==> flow/design.v <==
`timescale 1ns / 1ps
module reg4bit (
    input clk,
    input en,
    input reset,
    input [3:0] Din,
    output reg [3:0] Dout
);
    always @(posedge clk or posedge reset) begin
        if (reset) begin
            Dout <= 4'b0000;
        end else if (en) begin
            Dout <= Din;
        end
    end
endmodule
`timescale 1ns / 1ps
module sys (
    input clk,
    input Request,
    input reset,
    input Confirm,
    input [3:0] password,
    input [3:0] data_in,
    output reg [2:0] current_state,
    output [3:0] reg_odd,
    output [3:0] reg_even
);
    parameter IDLE = 3'b000,
	ACTIVE = 3'b001, 
	SAVE = 3'b110, 
	TRAP = 3'b111, 
	REQUEST = 3'b101;
    parameter CORRECT_PASSWORD = 4'b0101;
    reg [2:0] next_state;
    reg odd_en, even_en;
    always @(posedge clk or posedge reset) begin
        if (reset)
            current_state <= IDLE;
        else
            current_state <= next_state;
    end
    always @(*) begin
        next_state = current_state;
        odd_en = 0;
        even_en = 0;
        case (current_state)
            IDLE: begin
                if (Request)
                    next_state = ACTIVE;
            end
            ACTIVE: begin
                if (!Request)
                    next_state = IDLE;
                else if (Confirm) begin
                    if (password == CORRECT_PASSWORD)
                        next_state = REQUEST;
                    else
                        next_state = TRAP;
                end
            end
            REQUEST: begin
                if (!Request)
                    next_state = IDLE;
                else if (Confirm)
                    next_state = SAVE;
            end
            TRAP: begin
                if (!Request)
                    next_state = IDLE;
            end
            SAVE: begin
                if (!Request)
                    next_state = IDLE;
                else if (Confirm) begin
                    if (data_in % 2 == 0)
                        even_en = 1;
                    else
                        odd_en = 1;
                end
            end
        endcase
    end
    reg4bit odd_register (
        .clk(clk),
        .reset(reset),
        .en(odd_en),
        .Din(data_in),
        .Dout(reg_odd)
    );
    reg4bit even_register (
        .clk(clk),
        .reset(reset),
        .en(even_en),
        .Din(data_in),
        .Dout(reg_even)
    );
endmodule
; From RTL to reports: sys
; What the tools print for sys, step after step.
; Lines are those of the file above, counted from 1.
; Library cell names are shortened.
; The mark - stands for no value.
[setup]
top_module = sys
clock = clk
lib = sky130hd
corner = tt_025C_1v80

; After elaboration
; Yosys after proc, flatten, opt, wreduce and memory -nomap, before mapping. Memory bits, and registers merged into a memory's read port (data or address), are not among the register bits. Print and check cells are not counted. Equal cells are merged and count once.
[op_classes]
eq_ne = 9
n_mux = 16
reduce_and_logical = 5
[op_table]
columns = operator, count
row1 = 32-bit logical NOT, 1
row2 = 3-bit two-way mux, 6
row3 = 3-bit parallel mux with 4-bit select, 1
row4 = 3-bit equality test with constant B, 3
row5 = 1-bit two-way mux, 8
row6 = 3-bit != test with constant B, 2
row7 = 5-bit AND reduction, 1
row8 = 5-bit nonzero test, 1
row9 = 2-bit != test with constant B, 2
row10 = 4-bit by 3-bit equality test with 1-bit output with constant B, 1
row11 = 3-bit by 1-bit equality test with 1-bit output with constant B, 1
row12 = 3-bit logical NOT, 1
row13 = 2-bit OR reduction, 1
row14 = 2-bit two-way mux, 1
[bits]
register_bits = 11
output_inout_bits = 11
wordCells = 33

; Depth
; Yosys ltp: most cells in a row. Word level: on the elaborated netlist, between registers, memories and ports. Mapped: between sequential cells and ports; inverters and the memories' decode and read muxes count.
[logic_depth]
ltp_word = 5
abc_area = 1
depth_mapped = 7
depth_no_buf = 7

; Synthesis result
; Source: synth_stat.txt of the flow (Yosys; design flattened, memories mapped). It holds for the ABC_AREA given above (unset counts as 0); a run with the other value may have another netlist.
; Totals and module areas in this step are rounded.
[mapped]
stdcells = 66
mapped_area_mm2 = 0.0005505
seqArea_mm2 = 0.0002753
ffs = 11
n_buf = 0
[by_type]
columns = type, count, type_area_um2
row1 = dfrtp_1, 11, 275.264
row2 = nand2_1, 21, 78.826
row3 = inv_1, 10, 37.536
row4 = o21ai_1, 6, 30.029
row5 = nand2_2, 4, 25.024
row6 = nand3_1, 5, 25.024
row7 = nor2_4, 2, 22.522
row8 = nor3_4, 1, 16.266
row9 = nand4_2, 1, 12.512
row10 = o2111ai_1, 1, 8.758
row11 = a21boi_0, 1, 7.507
row12 = nor2_1, 2, 7.507
row13 = inv_2, 1, 3.754

; Worst setup path after synthesis
; Source: OpenSTA report_checks on the synthesized netlist (no wires, ideal clock, input and output delay 20% of the period each), path of least setup slack; recovery checks are left aside. Register names are those of the netlist, which keeps one name where synthesis merged equal registers.
[synth_timing]
kind = register to register
from = register current_state[2]
to = register odd_register.Dout[1]
period_ns = 1.23
setup_time_ns = 0.121
launch_ns = 0.000
arrival_ns = 0.935
setup_slack_ns = 0.174
delay_ns = 1.056
path_stages = 6
path_buffers = 0
synth_period_reached_ns = 1.056
; "delay_ns" = arrival - input delay + setup time.
; "path_stages" counts driving pins, that of a launching flip-flop among them; a cell with two outputs on the path counts twice.
; "synth_period_reached_ns" is the clock period less the worst setup slack; recovery checks do not enter. This is arithmetic on one report: input and output delays are still those of the set period (20% each).
; The rows between start and end are the longest chain of elaborated cells between them; the timing report does not say that the signal goes this way. Where chains are equally long, one stands for them.
; Each line given opens the expression or statement behind the cell; cells for indexed reads and writes are added by Yosys, which also makes memories of some case tables.
[synth_between]
path_cell_list = dfrtp_1 nand2_1 nor2_4 nand4_2 nand2_1 o21ai_1
elab_chain_cells = 2
[synth_rtl]
columns = item, line
row1 = "start, declared", 25  ; output reg [2:0] current_state,
row2 = "start, assigned", 39  ; current_state <= IDLE;
row3 = "start, assigned", 41  ; current_state <= next_state;
row4 = 3-bit equality test, 47  ; case (current_state)
row5 = 1-bit two-way mux, 47
row6 = "end, assigned", 11  ; Dout <= 4'b0000;
row7 = "end, assigned", 13  ; Dout <= Din;
row8 = "end, declared", 7  ; output reg [3:0] Dout

; Worst path after layout
; From the final timing report of entry A: the path of least setup slack in the routed layout; clock arrival at registers is part of the times.
[layout_timing]
kind = register to output
from = register current_state[2]
to = output port current_state[2]
period_ns = 1.57
out_delay_ns = 0.31
launch_ns = 0.27
arrival_ns = 1.02
setup_slack_ns = 0.24
path_stages = 2
path_buffers = 1
[layout_between]
path_cell_list = dfrtp_2 dlygate4sd2_1
elab_chain_cells = 0
[layout_rtl]
columns = item, line
row1 = "start, declared", 25  ; output reg [2:0] current_state,
row2 = "start, assigned", 39  ; current_state <= IDLE;
row3 = "start, assigned", 41  ; current_state <= next_state;
row4 = "end, declared", 25

FLOW RESULTS
============

2 stored runs of sys in the flow (synthesis by Yosys, layout by OpenROAD, sky130hd cells), in arbitrary order. Constraints: input delay and output delay 20% of the set period each, output load 0.01 pF.
"achieved_period_ns" means the clock period less the worst setup slack. The figure is calculated, with input and output delays left at 20% of the set period.
By "critical_path_time_ns" is meant the share of the clock period that the worst setup path is allowed (20% is reserved at inputs, 20% at outputs), minus its slack. Clock arrival times at its registers enter into it.
"final_power_mw": no workload was simulated; the value follows from the tool's default switching activity.
The results are shown rounded.

# entry A
==> flow/run.sh <==
#!/bin/bash
# the make line also repeats the synthesis and layout settings of config.mk as NAME=value (left out here)
make -C /OpenROAD-flow-scripts/flow DESIGN_CONFIG=/design/flow/config.mk WORK_HOME=/design/flow/orfs CLKGATE_MAP_FILE= finish
==> flow/config.mk <==
export PLATFORM = sky130hd
export DESIGN_NAME = sys
export DESIGN_NICKNAME = sys
export VERILOG_FILES = /design/flow/design.v
export SDC_FILE = /design/flow/constraint.sdc
export NUM_CORES = 4
export LEC_CHECK = 0
export ABC_AREA = 1
export CAP_MARGIN = 20
export CELL_PAD_IN_SITES_DETAIL_PLACEMENT = 1
export CORE_MARGIN = 2
export CORE_UTILIZATION = 40
export CTS_CLUSTER_SIZE = 90
export GPL_ROUTABILITY_DRIVEN = 0
export MAX_ROUTING_LAYER = met5
export MIN_ROUTING_LAYER = met2
export PLACE_DENSITY_LB_ADDON = 0.28
export SETUP_SLACK_MARGIN = 0.11
export SLEW_MARGIN = 20
==> flow/constraint.sdc <==
create_clock -name core_clock -period 1.57 [get_ports {clk}]
set_input_delay 0.3140 -clock core_clock [delete_from_list [all_inputs] [get_ports {clk}]]
set_output_delay 0.3140 -clock core_clock [all_outputs]
set_load 0.01 [all_outputs]

==> entry A: results <==
achieved_period_ns=1.333
design_die_area_mm2=0.001689
tns_ns=0.000
cell_area_final_mm2=0.0008183
synth_chip_area_mm2=0.0005505
post_route_util_frac=0.629
fin_ws_ns=0.237
final_power_mw=1.056
critical_path_time_ns=1.02
timing.worst_path_kind="register to output"

# entry B
==> flow/run.sh <==
#!/bin/bash
# the make line also repeats the synthesis and layout settings of config.mk as NAME=value (left out here)
make -C /OpenROAD-flow-scripts/flow DESIGN_CONFIG=/design/flow/config.mk WORK_HOME=/design/flow/orfs CLKGATE_MAP_FILE= finish
==> flow/config.mk <==
export PLATFORM = sky130hd
export DESIGN_NAME = sys
export DESIGN_NICKNAME = sys
export VERILOG_FILES = /design/flow/design.v
export SDC_FILE = /design/flow/constraint.sdc
export NUM_CORES = 4
export LEC_CHECK = 0
export CAP_MARGIN = 20
export CORE_MARGIN = 2
export CORE_UTILIZATION = 40
export SETUP_SLACK_MARGIN = 0.43
export SLEW_MARGIN = 20
==> flow/constraint.sdc <==
create_clock -name core_clock -period 1.64 [get_ports {clk}]
set_input_delay 0.3280 -clock core_clock [delete_from_list [all_inputs] [get_ports {clk}]]
set_output_delay 0.3280 -clock core_clock [all_outputs]
set_load 0.01 [all_outputs]

==> entry B: results <==
achieved_period_ns=1.336
design_die_area_mm2=0.001519
tns_ns=0.000
cell_area_final_mm2=0.0008446
synth_chip_area_mm2=0.0004892
post_route_util_frac=0.75
fin_ws_ns=0.304
final_power_mw=1.228
critical_path_time_ns=1.34
timing.worst_path_kind="register to register"
